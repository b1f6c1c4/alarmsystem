==> flow/design.v <==
`default_nettype none
module PmodALS(
   input Clock,
   input Reset,
   output ready,
   input fetch,
   output reg arrived,
   output reg [7:0] illum,
   output SCLK,
   input MISO,
   output MOSI,
   output CS);
   localparam S_FINI = 1'h0;
   localparam S_SEND = 1'h1;
   reg state;
   reg spi_send;
   reg [2:0] pc;
   wire [15:0] spi_dataO;
   wire spi_ready, spi_arrx;
   assign ready = (state == S_FINI);
   always @(posedge Clock, negedge Reset)
      if (~Reset)
         begin
            state <= S_FINI;
            spi_send <= 1'b0;
         end
      else
         case (state)
            S_FINI:
               begin
                  spi_send <= 1'b0;
                  if (fetch)
                     state <= S_SEND;
               end
            S_SEND:
               if (spi_arrx)
                  state <= S_FINI;
               else if (~spi_send && spi_ready)
                  spi_send <= 1'b1;
               else
                  spi_send <= 1'b0;
         endcase
   always @(posedge Clock, negedge Reset)
      if (~Reset)
         arrived <= 1'b0;
      else if (spi_arrx)
         arrived <= 1'b1;
      else
         arrived <= 1'b0;
   always @(posedge Clock, negedge Reset)
      if (~Reset)
         illum <= 3'd0;
      else if (spi_arrx)
         illum <= spi_dataO[11:4];
   SPI_Master #(16) sm(
      .Clock(Clock), .Reset(Reset),
      .ready(spi_ready), .send(spi_send), .arrived(spi_arrx),
      .data(16'h5a5a), .dataO(spi_dataO),
      .SCLK(SCLK), .MISO(MISO),
      .MOSI(MOSI), .CS(CS));
endmodule
`default_nettype none
module PmodALS_Demo(
   input Clock,
   input Reset,
   input [7:0] illumValue,
   output ready,
   input fetch,
   output arrived,
   output [7:0] illum,
   output SCLK,
   output MISO,
   output MOSI,
   output CS);
   PmodALS mdl(
      .Clock(Clock), .Reset(Reset),
      .ready(ready), .fetch(fetch), .arrived(arrived),
      .illum(illum),
      .SCLK(SCLK), .MISO(MISO),
      .MOSI(MOSI), .CS(CS));
   SPI_Slave #(16) slave(
      .Clock(Clock), .Reset(Reset),
      .data({4'b0,illumValue,4'b0}),
      .SCLK(SCLK), .MISO(MISO),
      .MOSI(MOSI), .CS(CS));
endmodule
`default_nettype none
module SPI_Master(
   input Clock,
   input Reset,
   output ready,
   input send,
   output reg arrived,
   input [N-1:0] data,
   output reg [N-1:0] dataO,
   output reg SCLK,
   input MISO,
   inout MOSI,
   output CS
   );
   parameter N = 8;
   parameter div = 5;  
   localparam W = $clog2(N + 1);
   localparam S_IDLE = 1'h0;
   localparam S_SEND = 1'h1;
   reg [N-1:0] shift_reg;
   reg [7:0] cnt_freq;
   reg [W-1:0] cnt_bit;
   reg state;
   reg the_bit;
   assign ready = Reset & (state == S_IDLE);
   assign MOSI = (state == S_SEND) ? shift_reg[N-1] : 1'bz;
   assign CS = (state == S_SEND) ? 1'b0 : 1'b1;
   always @(posedge Clock, negedge Reset)
      if (~Reset)
         state <= S_IDLE;
      else if (state == S_IDLE && send)
         state <= S_SEND;
      else if (~|cnt_bit && ~|cnt_freq && ~SCLK)
         state <= S_IDLE;
   always @(posedge Clock, negedge Reset)
      if (~Reset)
         the_bit <= 1'b0;
      else if (~|cnt_freq && ~SCLK)
         the_bit <= MISO;
   always @(posedge Clock, negedge Reset)
      if (~Reset)
         shift_reg <= {N{1'b0}};
      else if (state == S_IDLE && send)
         shift_reg <= data;
      else if (~|cnt_freq && SCLK)
         shift_reg <= {shift_reg[N-2:0],the_bit};
   always @(posedge Clock, negedge Reset)
      if (~Reset)
         cnt_bit <= N;
      else if (state == S_IDLE)
         cnt_bit <= N;
      else if (~|cnt_freq && SCLK)
         cnt_bit <= cnt_bit - 1;
   always @(posedge Clock, negedge Reset)
      if (~Reset)
         SCLK <= 1'b0;
      else if (state == S_IDLE)
         SCLK <= 1'b0;
      else if (|cnt_bit && ~|cnt_freq)
         SCLK <= ~SCLK;
   always @(posedge Clock, negedge Reset)
      if (~Reset)
         cnt_freq <= div - 1;
      else if (state == S_IDLE)
         cnt_freq <= div - 1;
      else
         cnt_freq <= ~|cnt_freq ? div - 1 : cnt_freq - 1;
   always @(posedge Clock, negedge Reset)
      if (~Reset)
         dataO <= {N{1'b0}};
      else if (state == S_SEND && ~|cnt_bit && ~|cnt_freq && ~SCLK)
         dataO <= shift_reg;
   always @(posedge Clock, negedge Reset)
      if (~Reset)
         arrived <= 1'b0;
      else if (state == S_SEND && ~|cnt_bit && ~|cnt_freq && ~SCLK)
         arrived <= 1'b1;
      else
         arrived <= 1'b0;
endmodule
module SPI_Slave(
   input Clock,
   input Reset,
   output reg arrived,
   input [N-1:0] data,
   output reg [N-1:0] dataO,
   input SCLK,
   inout MISO,
   input MOSI,
   input CS
   );
   parameter N = 8;
   localparam W = $clog2(N);
   localparam S_IDLE = 1'h0;
   localparam S_SEND = 1'h1;
   reg [N-1:0] shift_reg;
   reg state;
   reg the_bit;
   reg old_clk;
   assign MISO = (state == S_SEND && ~CS) ? shift_reg[N-1] : 1'bz;
   always @(posedge Clock, negedge Reset)
      if (~Reset)
         state <= S_IDLE;
      else if (~CS)
         state <= S_SEND;
      else
         state <= S_IDLE;
   always @(posedge Clock, negedge Reset)
      if (~Reset)
         the_bit <= 1'b0;
      else if (~old_clk && SCLK)
         the_bit <= MOSI;
   always @(posedge Clock, negedge Reset)
      if (~Reset)
         old_clk <= 1'b0;
      else
         old_clk <= SCLK;
   always @(posedge Clock, negedge Reset)
      if (~Reset)
         shift_reg <= {N{1'b0}};
      else if (state == S_IDLE)
         shift_reg <= data;
      else if (old_clk && ~SCLK)
         shift_reg <= {shift_reg[N-2:0],the_bit};
   always @(posedge Clock, negedge Reset)
      if (~Reset)
         dataO <= {N{1'b0}};
      else if (state == S_SEND && CS)
         dataO <= shift_reg;
   always @(posedge Clock, negedge Reset)
      if (~Reset)
         arrived <= 1'b0;
      else if (state == S_SEND && CS)
         arrived <= 1'b1;
      else
         arrived <= 1'b0;
endmodule
======== Tool chain data of PmodALS_Demo ========
The steps from the RTL of PmodALS_Demo to its reports follow in flow order.
Lines are those of the file above, counted from 1.
Operators carry their Yosys type and port widths (W data, S select, Z words).
Cell names lack the library's common part.
A cell with -- has no value.
inputs
  design top .............................. PmodALS_Demo
  clock port .............................. Clock
  standard-cell library ................... sky130hd
  library corner .......................... tt_025C_1v80

======== Word-level counts ========
Counts by Yosys on the flattened word-level netlist (proc, flatten, opt, wreduce; memories kept). Register bits leave out memories and registers merged into their read ports (data or address). Print and check cells are left out. Cells with the same type and inputs are merged into one.
operators by class
  multiplexer cells ....................... 24
  magnitude comparators ................... 0
  add/sub/neg operators ................... 2
  divide/modulo/power cells ............... 0
  multipliers ............................. 0
  equal/unequal tests ..................... 4
  bitwise logic cells ..................... 6
  shifts and indexed selects .............. 0
  reduce/logical cells .................... 19
operators by type and width
  kind                   number
  $mux W16               4
  $mux W8                2
  $mux W1                14
  $logic_and A1 B1 Y1    13
  $mux W5                2
  $sub A8 B1 Y8 const B  1
  $reduce_or A8 Y1       1
  $not A1 Y1             5
  $sub A5 B1 Y5 const B  1
  $reduce_or A5 Y1       1
  $ne A2 B1 Y1 const B   2
  $ne A2 B2 Y1 const B   2
  $reduce_bool A2 Y1     2
  $pmux W1 S2            2
  $logic_not A1 Y1       2
  $and A1 B1 Y1          1
storage and ports
  bits in latches ......................... 0
  input port bits ......................... 11
  memories kept ........................... 0
  memory bits (writable) .................. 0
  register bits ........................... 75
  memory bits (read-only) ................. 0
  word width x clocked read ports ......... 0

======== Longest topological paths ========
Yosys ltp: most cells in a row. Word level: on the elaborated netlist, between registers, memories and ports. Mapped: between sequential cells and ports; inverters and the memories' decode and read muxes count.
depth
  depth in word-level cells ............... 6
  ABC_AREA ................................ 0
  gate-level depth with buffers ........... 6
  mapped depth without buffers ............ 5

======== After synthesis ========
The flow's flattened synthesis, as Yosys stat reports it; memories are mapped. The netlist is that of the ABC_AREA named above (0 if unset); the other value can give another one.
cell types
  type      number
  dfrtp_1   69
  nand2_1   41
  mux2_4    8
  mux2_2    10
  nand4_1   16
  o211ai_1  10
  inv_1     19
  clkbuf_1  18
  a21oi_1   13
  a31oi_1   10
  a21boi_0  8
  o21ai_0   12
  dfstp_2   2
  nor2_1    13
  ha_1      3
  nor3_1    6
  o31ai_1   3
  nand2b_1  3
Not listed: further types 25, cells in them 32.
mapped netlist
  cell area after synthesis ............... 3143.0 um^2
  mapped cells ............................ 296
  flip-flops .............................. 71
  sequential part of the area ............. 1779.2 um^2
By module: a second synthesis without flattening, with its own total; a netlist apart from the flattened one above.
second synthesis, totals
  cells (unflattened synthesis) ........... 377
  area (unflattened synthesis) ............ 4423.0 um^2
Each row is one instance without its submodules.
by module
  module             cells  area (um^2)  instances
  SPI_Master (N=16)  215    2319.7       1
  SPI_Slave (N=16)   133    1686.6       1
  PmodALS            28     412.9        1
  PmodALS_Demo       1      3.8          1

======== Worst setup path after synthesis ========
Source: OpenSTA report_checks on the synthesized netlist (no wires, ideal clock, input and output delay 20% of the period each), path of least setup slack; recovery checks are left aside. Register names are those of the netlist, which keeps one name where synthesis merged equal registers.
timing after synthesis
  path kind ............................... reg2reg
  start point ............................. register mdl.sm.cnt_freq[0]
  end point ............................... register mdl.sm.dataO[10]
  setup time .............................. 0.125 ns
  path delay .............................. 2.194 ns
  stages on the path ...................... 7
  clock period ............................ 2.45 ns
  data arrival time ....................... 2.069 ns
  setup slack ............................. 0.256 ns
  time at the first pin ................... 0.000 ns
  required time ........................... 2.325 ns
  synthesis period reached ................ 2.194 ns
"path delay" = arrival - input delay + setup time.
"stages on the path" counts driving pins, that of a launching flip-flop among them; a cell with two outputs on the path counts twice.
"synthesis period reached" = period - worst setup slack (recovery checks aside). The figure is calculated, with input and output delays left at 20% of the set period.
Between the ends stands the longest chain of elaborated cells between them, by number of cells; it is not shown to be the way that was timed. Of several equally long chains one is given.
Each line given opens the expression or statement behind the cell; cells for indexed reads and writes are added by Yosys, which also makes memories of some case tables.
A register here has more assigning lines than the two given.
on the way, after synthesis
  path through ............................ dfrtp_1 > inv_1 > ha_1 > or3b_1 > or4_1 > buf_6 > mux2_4
  length of the longest elaborated chain .. 4
RTL lines, path after synthesis
  item                              line  source
  from (decl)                       107   reg [7:0] cnt_freq;
  from (assign)                     149   cnt_freq <= div - 1;
  from (assign)                     151   cnt_freq <= div - 1;
  $reduce_or A8 Y1                  157   else if (state == S_SEND && ~|cnt_bit && ~|cnt_freq && ~SCLK)
  $logic_not A1 Y1                  157
  $logic_and A1 B1 Y1 (2 in a row)  157
  to (assign)                       156   dataO <= {N{1'b0}};
  to (assign)                       158   dataO <= shift_reg;
  to (decl)                         95    output reg [N-1:0] dataO,

======== Timing after layout ========
From the final timing report of run 1: the path of least setup slack in the routed layout; clock arrival at registers is part of the times.
timing post-layout
  path kind ............................... reg2reg
  start point ............................. register mdl.sm.cnt_freq[0]
  end point ............................... register mdl.sm.dataO[10]
  setup time .............................. 0.11 ns
  time at the first pin ................... 0.33 ns
  required time ........................... 2.95 ns
  data arrival time ....................... 2.67 ns
  setup slack ............................. 0.28 ns
  clock period ............................ 2.74 ns
  stages on the path ...................... 6
Between the ends stands the longest chain of elaborated cells between them, by number of cells; it is not shown to be the way that was timed. Of several equally long chains one is given.
A register here has more assigning lines than the two given.
on the way, post-layout
  path through ............................ dfrtp_1 > inv_1 > ha_1 > or3b_1 > or4_1 > mux2_4
  length of the longest elaborated chain .. 4
RTL lines, path post-layout
  item                              line  source
  from (decl)                       107   reg [7:0] cnt_freq;
  from (assign)                     149   cnt_freq <= div - 1;
  from (assign)                     151   cnt_freq <= div - 1;
  $reduce_or A8 Y1                  157   else if (state == S_SEND && ~|cnt_bit && ~|cnt_freq && ~SCLK)
  $logic_not A1 Y1                  157
  $logic_and A1 B1 Y1 (2 in a row)  157
  to (assign)                       156   dataO <= {N{1'b0}};
  to (assign)                       158   dataO <= shift_reg;
  to (decl)                         95    output reg [N-1:0] dataO,

Below are 2 stored runs of the flow (Yosys, OpenROAD; platform sky130hd) on PmodALS_Demo, each with its settings and what was measured, unordered. Constraints: input delay and output delay 20% of the set period each, output load 0.01 pF.
"achieved clock period (ns)" = clock period - worst setup slack. The figure is calculated, with input and output delays left at 20% of the set period.
"worst setup path time (ns)" means the part of the period allowed to the worst setup path (the constraints hold back 20% at inputs and 20% at outputs) less its slack; where the path has registers, the arrival times of their clocks count too.
"finish__power__total" rests on the timing tool's default activity at the inputs, not on a simulated workload.

Flow files of run 1
==> flow/run.sh <==
#!/bin/bash
# the make line also repeats the synthesis and layout settings of config.mk as NAME=value (left out here)
make -C /OpenROAD-flow-scripts/flow DESIGN_CONFIG=/design/flow/config.mk WORK_HOME=/design/flow/orfs CLKGATE_MAP_FILE= finish
==> flow/config.mk <==
export PLATFORM = sky130hd
export DESIGN_NAME = PmodALS_Demo
export DESIGN_NICKNAME = PmodALS_Demo
export VERILOG_FILES = /design/flow/design.v
export SDC_FILE = /design/flow/constraint.sdc
export NUM_CORES = 4
export LEC_CHECK = 0
export CAP_MARGIN = 20
export CORE_MARGIN = 2
export CORE_UTILIZATION = 20
export MAX_ROUTING_LAYER = met5
export PLACE_DENSITY_LB_ADDON = 0.25
export SLEW_MARGIN = 20
export TNS_END_PERCENT = 100
==> flow/constraint.sdc <==
create_clock -name core_clock -period 2.74 [get_ports {Clock}]
set_input_delay 0.5480 -clock core_clock [delete_from_list [all_inputs] [get_ports {Clock}]]
set_output_delay 0.5480 -clock core_clock [all_outputs]
set_load 0.01 [all_outputs]

report of run 1
yosys chip area after synthesis (um^2): 3143.0
finish__design__die__area: 16734.0
finish__design__instance__area__stdcell: 3906.2
finish__design__instance__utilization: 0.2560
finish__timing__setup__ws: 0.282
finish__timing__setup__tns: 0.000
finish__timing__hold__ws: 0.494
finish__power__total: 3.925e-03
achieved clock period (ns): 2.458
worst setup path time (ns): 2.46
worst setup path kind: reg2reg

Flow files of run 2
==> flow/run.sh <==
#!/bin/bash
# the make line also repeats the synthesis and layout settings of config.mk as NAME=value (left out here)
make -C /OpenROAD-flow-scripts/flow DESIGN_CONFIG=/design/flow/config.mk WORK_HOME=/design/flow/orfs CLKGATE_MAP_FILE= finish
==> flow/config.mk <==
export PLATFORM = sky130hd
export DESIGN_NAME = PmodALS_Demo
export DESIGN_NICKNAME = PmodALS_Demo
export VERILOG_FILES = /design/flow/design.v
export SDC_FILE = /design/flow/constraint.sdc
export NUM_CORES = 4
export LEC_CHECK = 0
export CAP_MARGIN = 20
export CORE_MARGIN = 2
export CORE_UTILIZATION = 16
export SLEW_MARGIN = 20
==> flow/constraint.sdc <==
create_clock -name core_clock -period 2.35 [get_ports {Clock}]
set_input_delay 0.4700 -clock core_clock [delete_from_list [all_inputs] [get_ports {Clock}]]
set_output_delay 0.4700 -clock core_clock [all_outputs]
set_load 0.01 [all_outputs]

report of run 2
yosys chip area after synthesis (um^2): 3143.0
finish__design__die__area: 20780.7
finish__design__instance__area__stdcell: 4060.1
finish__design__instance__utilization: 0.2093
finish__timing__setup__ws: 0.045
finish__timing__setup__tns: 0.000
finish__timing__hold__ws: 0.155
finish__power__total: 4.805e-03
achieved clock period (ns): 2.305
worst setup path time (ns): 2.30
worst setup path kind: reg2reg
